==> flow/design.v <==
`timescale 1ns / 1ps
module sm3_padding(
    input wire clk,
    input wire rst_n,
    input wire data,
    input wire data_en,
    output reg data_padding,
    output reg data_padding_en
);
    reg data_reg, data_en_reg;
    always@(posedge clk or negedge rst_n) begin
        if(rst_n == 1'b0) begin
            data_reg <= 1'b0;
            data_en_reg <= 1'b0;
        end
        else begin                                       
            data_reg <= data;
            data_en_reg <= data_en;
        end 
    end
    reg [63:0] length;
    reg [8:0] k;
    always@(posedge clk or negedge rst_n) begin
        if(rst_n == 1'b0) begin
            k <= 9'b0;
        end
        else if (data_en_reg == 1'b1 && data_en == 1'b0) begin
            k <= 9'd447 - length[8:0];
        end
        else begin
            k <= k;
        end
    end
    reg padding_step1;
    reg padding_step1_en;
    reg [8:0] padding_step1_count;
    always@(posedge clk or negedge rst_n) begin
        if(rst_n == 1'b0) begin
            padding_step1_count <= 9'b0;
        end
        else if (data_en_reg == 1'b1 && data_en == 1'b0) begin
            padding_step1_count <= 9'b1;
        end
        else if (padding_step1_count != 9'b0)begin
            padding_step1_count <= padding_step1_count + 1'b1;
        end 
        else begin
            padding_step1_count <= padding_step1_count;
        end
    end
    always@(posedge clk or negedge rst_n) begin
        if(rst_n == 1'b0) begin
            padding_step1_en <= 1'b0;
        end
        else if(data_en_reg) begin                                       
            padding_step1_en <= 1'b1;
        end
        else if (padding_step1_count != 9'b0 && padding_step1_count <= k) begin
            padding_step1_en <= 1'b1;
        end
        else begin
            padding_step1_en <= 1'b0;
        end
    end
    reg data_en_reg1;
    always@(posedge clk or negedge rst_n) begin
        if(rst_n == 1'b0) begin
            data_en_reg1 <= 1'b0;
        end
        else begin                                       
            data_en_reg1 <= data_en_reg;
        end 
    end
    always@(posedge clk or negedge rst_n) begin
        if(rst_n == 1'b0) begin
            padding_step1 <= 1'b0;
        end
        else if(data_en_reg) begin                                       
            padding_step1 <= data_reg;
        end
        else if(data_en_reg == 1'b0 && data_en_reg1 == 1'b1) begin
            padding_step1 <= 1'b1;
        end
        else begin
            padding_step1 <= 1'b0;
        end
    end
    reg padding_step1_en_reg;
    reg padding_step1_reg;
    always@(posedge clk or negedge rst_n) begin
        if(rst_n == 1'b0) begin
            padding_step1_en_reg <= 1'b0;
            padding_step1_reg <= 1'b0;
        end
        else begin
            padding_step1_en_reg <= padding_step1_en;
            padding_step1_reg <= padding_step1;
        end
    end
    reg padding_step2_en, padding_step2_en_pre;
    always@(posedge clk or negedge rst_n) begin
        if(rst_n == 1'b0) begin
            length <= 64'b0;
        end
        else if (data_en_reg == 1'b0 && data_en == 1'b1) begin
            length <= 64'b0;
        end
        else if (data_en_reg == 1'b1)begin
            length <= length + 1'b1;
        end
        else if (padding_step2_en_pre == 1'b1) begin
            length <= length << 1;
        end
        else begin
            length <= length;
        end
    end
    reg [5:0] padding_step2_count;
    reg padding_step2;
    always@(posedge clk or negedge rst_n) begin
        if(rst_n == 1'b0) begin
            padding_step2_count <= 6'b0;
            padding_step2_en_pre <= 1'b0;
            padding_step2 <= 1'b0;
        end
        else if(padding_step1_en_reg == 1'b1 && padding_step1_en == 1'b0) begin
            padding_step2_count <= 6'b1;
            padding_step2_en_pre <= 1'b1;
            padding_step2 <= length[63];
        end
        else if(padding_step2_count != 6'b0) begin
            padding_step2_count <= padding_step2_count + 6'b1;
            padding_step2 <= length[63];
            padding_step2_en_pre <= 1'b1;
        end
        else begin
            padding_step2_count <= padding_step2_count;
            padding_step2_en_pre <= 1'b0;
            padding_step2 <= 1'b0;
        end
    end
    always@(posedge clk or negedge rst_n) begin
        if(rst_n == 1'b0) begin
            padding_step2_en <= 1'b0;
        end
        else begin
            padding_step2_en <= padding_step2_en_pre;
        end
    end
    reg padding_step1_en_reg1;
    reg padding_step1_reg1;
    always@(posedge clk or negedge rst_n) begin
        if(rst_n == 1'b0) begin
            padding_step1_en_reg1 <= 1'b0;
            padding_step1_reg1 <= 1'b0;
        end
        else begin
            padding_step1_en_reg1 <= padding_step1_en_reg;
            padding_step1_reg1 <= padding_step1_reg;
        end
    end
    reg padding_en, padding;
    always@(posedge clk or negedge rst_n) begin
        if(rst_n == 1'b0) begin
            padding_en <= 1'b0;
            padding <= 1'b0;
        end
        else if(padding_step1_en_reg1 || padding_step2_en) begin
            padding_en <= 1'b1;
            padding <= padding_step2 || padding_step1_reg1;
        end
        else begin
            padding_en <= 1'b0;
            padding <= 1'b0;
        end
    end
    always@(posedge clk or negedge rst_n) begin
        if(rst_n == 1'b0) begin
            data_padding <= 1'b0;
            data_padding_en <= 1'b0;
        end
        else begin
            data_padding <= padding;
            data_padding_en <= padding_en;
        end
    end
endmodule
* Tool chain data of sm3_padding
What the tools print for sm3_padding, step after step.
Line numbers count from 1 in the design file above.
A cell with n/a has no value.
- Top :: sm3_padding
- Clock :: clk
- Library :: sky130hd
- Timing corner :: tt_025C_1v80

* Elaborated design
Yosys after proc, flatten, opt, wreduce and memory -nomap, before mapping. Memory bits, and registers merged into a memory's read port (data or address), are not among the register bits. Print and check cells are not counted. Equal cells are merged and count once.
- Add/subtract/negate cells :: 4
- Multipliers :: 0
- Div/mod/pow operators :: 0
- Order comparisons :: 1
- Equal/unequal tests :: 0
- Shifts and indexed selects :: 0
- Multiplexer cells :: 17
- Bitwise logic cells :: 3
- Reductions and logical operators :: 12
** Operators with widths (count)
- 2-to-1 mux 64 bit :: 3
- adder 64 x 1 -> 64 bit (second input constant) :: 1
- 2-to-1 mux 9 bit :: 2
- 2-to-1 mux 6 bit :: 2
- 2-to-1 mux 1 bit :: 10
- adder 9 x 1 -> 9 bit (second input constant) :: 1
- subtractor 9 bit (first input constant) :: 1
- less-or-equal comparator 9 bit :: 1
- nonzero test 9 bit :: 1
- adder 6 x 1 -> 6 bit (second input constant) :: 1
- nonzero test 6 bit :: 1
- logical AND 1 bit :: 5
- nonzero test 2 bit :: 2
- inverter 1 bit :: 3
- nonzero test 3 bit :: 1
- logical OR 1 bit :: 2
- Flip-flop bits (word level) :: 104
- Latch bits :: 0
- Memory bits (writable) :: 0
- Memory bits (read-only) :: 0
- Word width x clocked read ports :: 0
- Memories kept :: 0
- Bits of input ports :: 4
- Output and inout bits :: 2
- Elaborated cells :: 57

* Longest topological paths
Longest topological path by Yosys (ltp), each cell counted once; first at word level (registers and memories cut), then after technology mapping (sequential cells cut; the memories' decode and read muxes count).
- Word-level depth :: 4
- ABC_AREA :: 1
- Mapped depth :: 12

* Synthesis result
Source: synth_stat.txt of the flow (Yosys; design flattened, memories mapped). It holds for the ABC_AREA given above (unset counts as 0); a run with the other value may have another netlist.
Totals and module areas in this step are rounded.
** Cells by type
- sky130_fd_sc_hd__dfrtp_1 :: count 104, total area 2.6E+03 um2
- sky130_fd_sc_hd__nand2_1 :: count 328, total area 1.23E+03 um2
- sky130_fd_sc_hd__nor2_1 :: count 125, total area 469.2 um2
- sky130_fd_sc_hd__inv_1 :: count 95, total area 356.592 um2
- sky130_fd_sc_hd__nand3_1 :: count 62, total area 310.298 um2
- sky130_fd_sc_hd__o21ai_0 :: count 59, total area 295.283 um2
- sky130_fd_sc_hd__a21oi_1 :: count 45, total area 225.216 um2
- sky130_fd_sc_hd__ha_1 :: count 16, total area 200.192 um2
- sky130_fd_sc_hd__nand4_1 :: count 24, total area 150.144 um2
- sky130_fd_sc_hd__nor2_2 :: count 16, total area 100.096 um2
- sky130_fd_sc_hd__xor2_1 :: count 10, total area 87.584 um2
- sky130_fd_sc_hd__o211ai_1 :: count 10, total area 75.072 um2
- sky130_fd_sc_hd__clkbuf_1 :: count 18, total area 67.565 um2
- sky130_fd_sc_hd__nor3_1 :: count 13, total area 65.062 um2
- sky130_fd_sc_hd__o221ai_1 :: count 6, total area 52.55 um2
- sky130_fd_sc_hd__nand2_2 :: count 8, total area 50.048 um2
- sky130_fd_sc_hd__nor2_4 :: count 4, total area 45.043 um2
- sky130_fd_sc_hd__nand3b_1 :: count 5, total area 37.536 um2
Other cell types: 21; their cells: 40.
- Cells in the netlist :: 988
- Mapped area :: 6710 um2
- Sequential area :: 2600 um2
- Flip-flops :: 104
- Buffers :: 24

* Timing after synthesis
Path of least setup slack by OpenSTA after synthesis, without wires, with an ideal clock, recovery checks aside; 20% of the period is set as input and as output delay. Where synthesis merged equal registers, the netlist keeps one of their names.
- Path kind :: in2reg
- Start point :: input port data_en
- End point :: register length[1]
- Period :: 4800 ps
- Input delay :: 960 ps
- Setup time :: 101 ps
- Time at the first pin :: 960 ps
- Arrival time :: 1765 ps
- Data required time :: 4699 ps
- Slack :: 2934 ps
- Path delay :: 906 ps
- Driving pins on the path :: 4
- Buffers on the path :: 1
- Synthesis period reached :: 1866 ps
"path delay" is the arrival time less input delay plus setup time.
"driving pins on the path" counts driving pins, that of a launching flip-flop among them; a cell with two outputs on the path counts twice.
"synthesis period reached" = period - worst setup slack (recovery checks aside). The figure is calculated, with input and output delays left at 20% of the set period.
The rows between start and end are the longest chain of elaborated cells between them; the timing report does not say that the signal goes this way. Where chains are equally long, one stands for them.
Each line given opens the expression or statement behind the cell; cells for indexed reads and writes are added by Yosys, which also makes memories of some case tables.
A register here has more assigning lines than the two given.
- Cell sequence :: sky130_fd_sc_hd__a21oi_2 sky130_fd_sc_hd__clkinv_1 sky130_fd_sc_hd__clkbuf_1 sky130_fd_sc_hd__o32ai_1
- Length of the longest elaborated chain :: 2
** RTL lines, path after synthesis
- start, declared :: RTL line 6 : input wire data_en,
- logical AND 1 bit :: RTL line 105 : else if (data_en_reg == 1'b0 && data_en == 1'b1) begin
- 2-to-1 mux 64 bit :: RTL line 105
- end, assigned :: RTL line 109 : length <= length + 1'b1;
- end, assigned :: RTL line 112 : length <= length << 1;
- end, declared :: RTL line 21 : reg [63:0] length;

* Worst path after layout
From the final timing report of job 1: the path of least setup slack in the routed layout; clock arrival at registers is part of the times.
The path's times are printed in steps of 10 ps; the period is the one set.
- Path kind :: reg2reg
- Start point :: register length[13]
- End point :: register length[62]
- Period :: 2000 ps
- Setup time :: 70 ps
- Time at the first pin :: 370 ps
- Arrival time :: 2050 ps
- Data required time :: 2300 ps
- Slack :: 240 ps
- Driving pins on the path :: 11
- Buffers on the path :: 0
The rows between start and end are the longest chain of elaborated cells between them; the timing report does not say that the signal goes this way. Where chains are equally long, one stands for them.
A register here has more assigning lines than the two given.
- Cell sequence :: sky130_fd_sc_hd__dfrtp_1 sky130_fd_sc_hd__nand2_1 sky130_fd_sc_hd__nor2_2 sky130_fd_sc_hd__nand2_4 sky130_fd_sc_hd__nor2_4 sky130_fd_sc_hd__nand2_2 sky130_fd_sc_hd__nor2_4 sky130_fd_sc_hd__nand2_2 sky130_fd_sc_hd__nand2_1 sky130_fd_sc_hd__nand2_1 sky130_fd_sc_hd__o21bai_1
- Length of the longest elaborated chain :: 3
** RTL lines, path post-layout
- start, declared :: RTL line 21 : reg [63:0] length;
- start, assigned :: RTL line 109 : length <= length + 1'b1;
- start, assigned :: RTL line 112 : length <= length << 1;
- adder 64 x 1 -> 64 bit :: RTL line 109
- 2-to-1 mux 64 bit :: RTL line 108 : else if (data_en_reg == 1'b1)begin
- 2-to-1 mux 64 bit :: RTL line 105 : else if (data_en_reg == 1'b0 && data_en == 1'b1) begin
- end, assigned :: RTL line 109
- end, assigned :: RTL line 112
- end, declared :: RTL line 21

2 stored runs of sm3_padding in the flow (synthesis by Yosys, layout by OpenROAD, sky130hd cells), in arbitrary order. Constraints: input delay and output delay 20% of the set period each, output load 0.01 pF.
By "time used up by the worst setup path" is meant the share of the clock period that the worst setup path is allowed (20% is reserved at inputs, 20% at outputs), minus its slack. Clock arrival times at its registers enter into it.
"total power of the final layout" is the tool's figure for a default switching activity; nothing was simulated.
"time used up by the worst setup path" is known to 10 ps.
Values from the reports are rounded here.

* Job 1
** Files
==> flow/run.sh <==
#!/bin/bash
# the make line also repeats the synthesis and layout settings of config.mk as NAME=value (left out here)
make -C /OpenROAD-flow-scripts/flow DESIGN_CONFIG=/design/flow/config.mk WORK_HOME=/design/flow/orfs CLKGATE_MAP_FILE= finish
==> flow/config.mk <==
export PLATFORM = sky130hd
export DESIGN_NAME = sm3_padding
export DESIGN_NICKNAME = sm3_padding
export VERILOG_FILES = /design/flow/design.v
export SDC_FILE = /design/flow/constraint.sdc
export NUM_CORES = 4
export LEC_CHECK = 0
export ABC_AREA = 1
export CAP_MARGIN = 20
export CORE_MARGIN = 2
export CORE_UTILIZATION = 37
export GPL_ROUTABILITY_DRIVEN = 0
export MAX_ROUTING_LAYER = met4
export PLACE_DENSITY_LB_ADDON = 0.24
export SETUP_SLACK_MARGIN = 0.19
export SLEW_MARGIN = 20
export TNS_END_PERCENT = 65
==> flow/constraint.sdc <==
create_clock -name core_clock -period 2.0 [get_ports {clk}]
set_input_delay 0.4000 -clock core_clock [delete_from_list [all_inputs] [get_ports {clk}]]
set_output_delay 0.4000 -clock core_clock [all_outputs]
set_load 0.01 [all_outputs]
** Results
- Die area :: 19200 um2
- Worst setup slack after layout :: 242 ps
- Total power of the final layout :: 6.86 mW
- Standard-cell area after routing :: 7970 um2
- Mapped cell area after synthesis :: 6710 um2
- Summed negative setup slack :: 0 ps
- Worst-case hold slack :: 352 ps
- Time used up by the worst setup path :: 1760 ps
- Critical path type :: reg2reg

* Job 2
** Files
==> flow/run.sh <==
#!/bin/bash
# the make line also repeats the synthesis and layout settings of config.mk as NAME=value (left out here)
make -C /OpenROAD-flow-scripts/flow DESIGN_CONFIG=/design/flow/config.mk WORK_HOME=/design/flow/orfs CLKGATE_MAP_FILE= finish
==> flow/config.mk <==
export PLATFORM = sky130hd
export DESIGN_NAME = sm3_padding
export DESIGN_NICKNAME = sm3_padding
export VERILOG_FILES = /design/flow/design.v
export SDC_FILE = /design/flow/constraint.sdc
export NUM_CORES = 4
export LEC_CHECK = 0
export CAP_MARGIN = 20
export CORE_MARGIN = 8
export CORE_UTILIZATION = 53
export CTS_CLUSTER_SIZE = 60
export MAX_ROUTING_LAYER = met4
export PLACE_DENSITY_LB_ADDON = 0.03
export SLEW_MARGIN = 25
==> flow/constraint.sdc <==
create_clock -name core_clock -period 2.17 [get_ports {clk}]
set_input_delay 0.4340 -clock core_clock [delete_from_list [all_inputs] [get_ports {clk}]]
set_output_delay 0.4340 -clock core_clock [all_outputs]
set_load 0.01 [all_outputs]
** Results
- Die area :: 14900 um2
- Worst setup slack after layout :: 18 ps
- Total power of the final layout :: 4.89 mW
- Standard-cell area after routing :: 6890 um2
- Mapped cell area after synthesis :: 5950 um2
- Summed negative setup slack :: 0 ps
- Worst-case hold slack :: 358 ps
- Time used up by the worst setup path :: 2150 ps
- Critical path type :: reg2reg
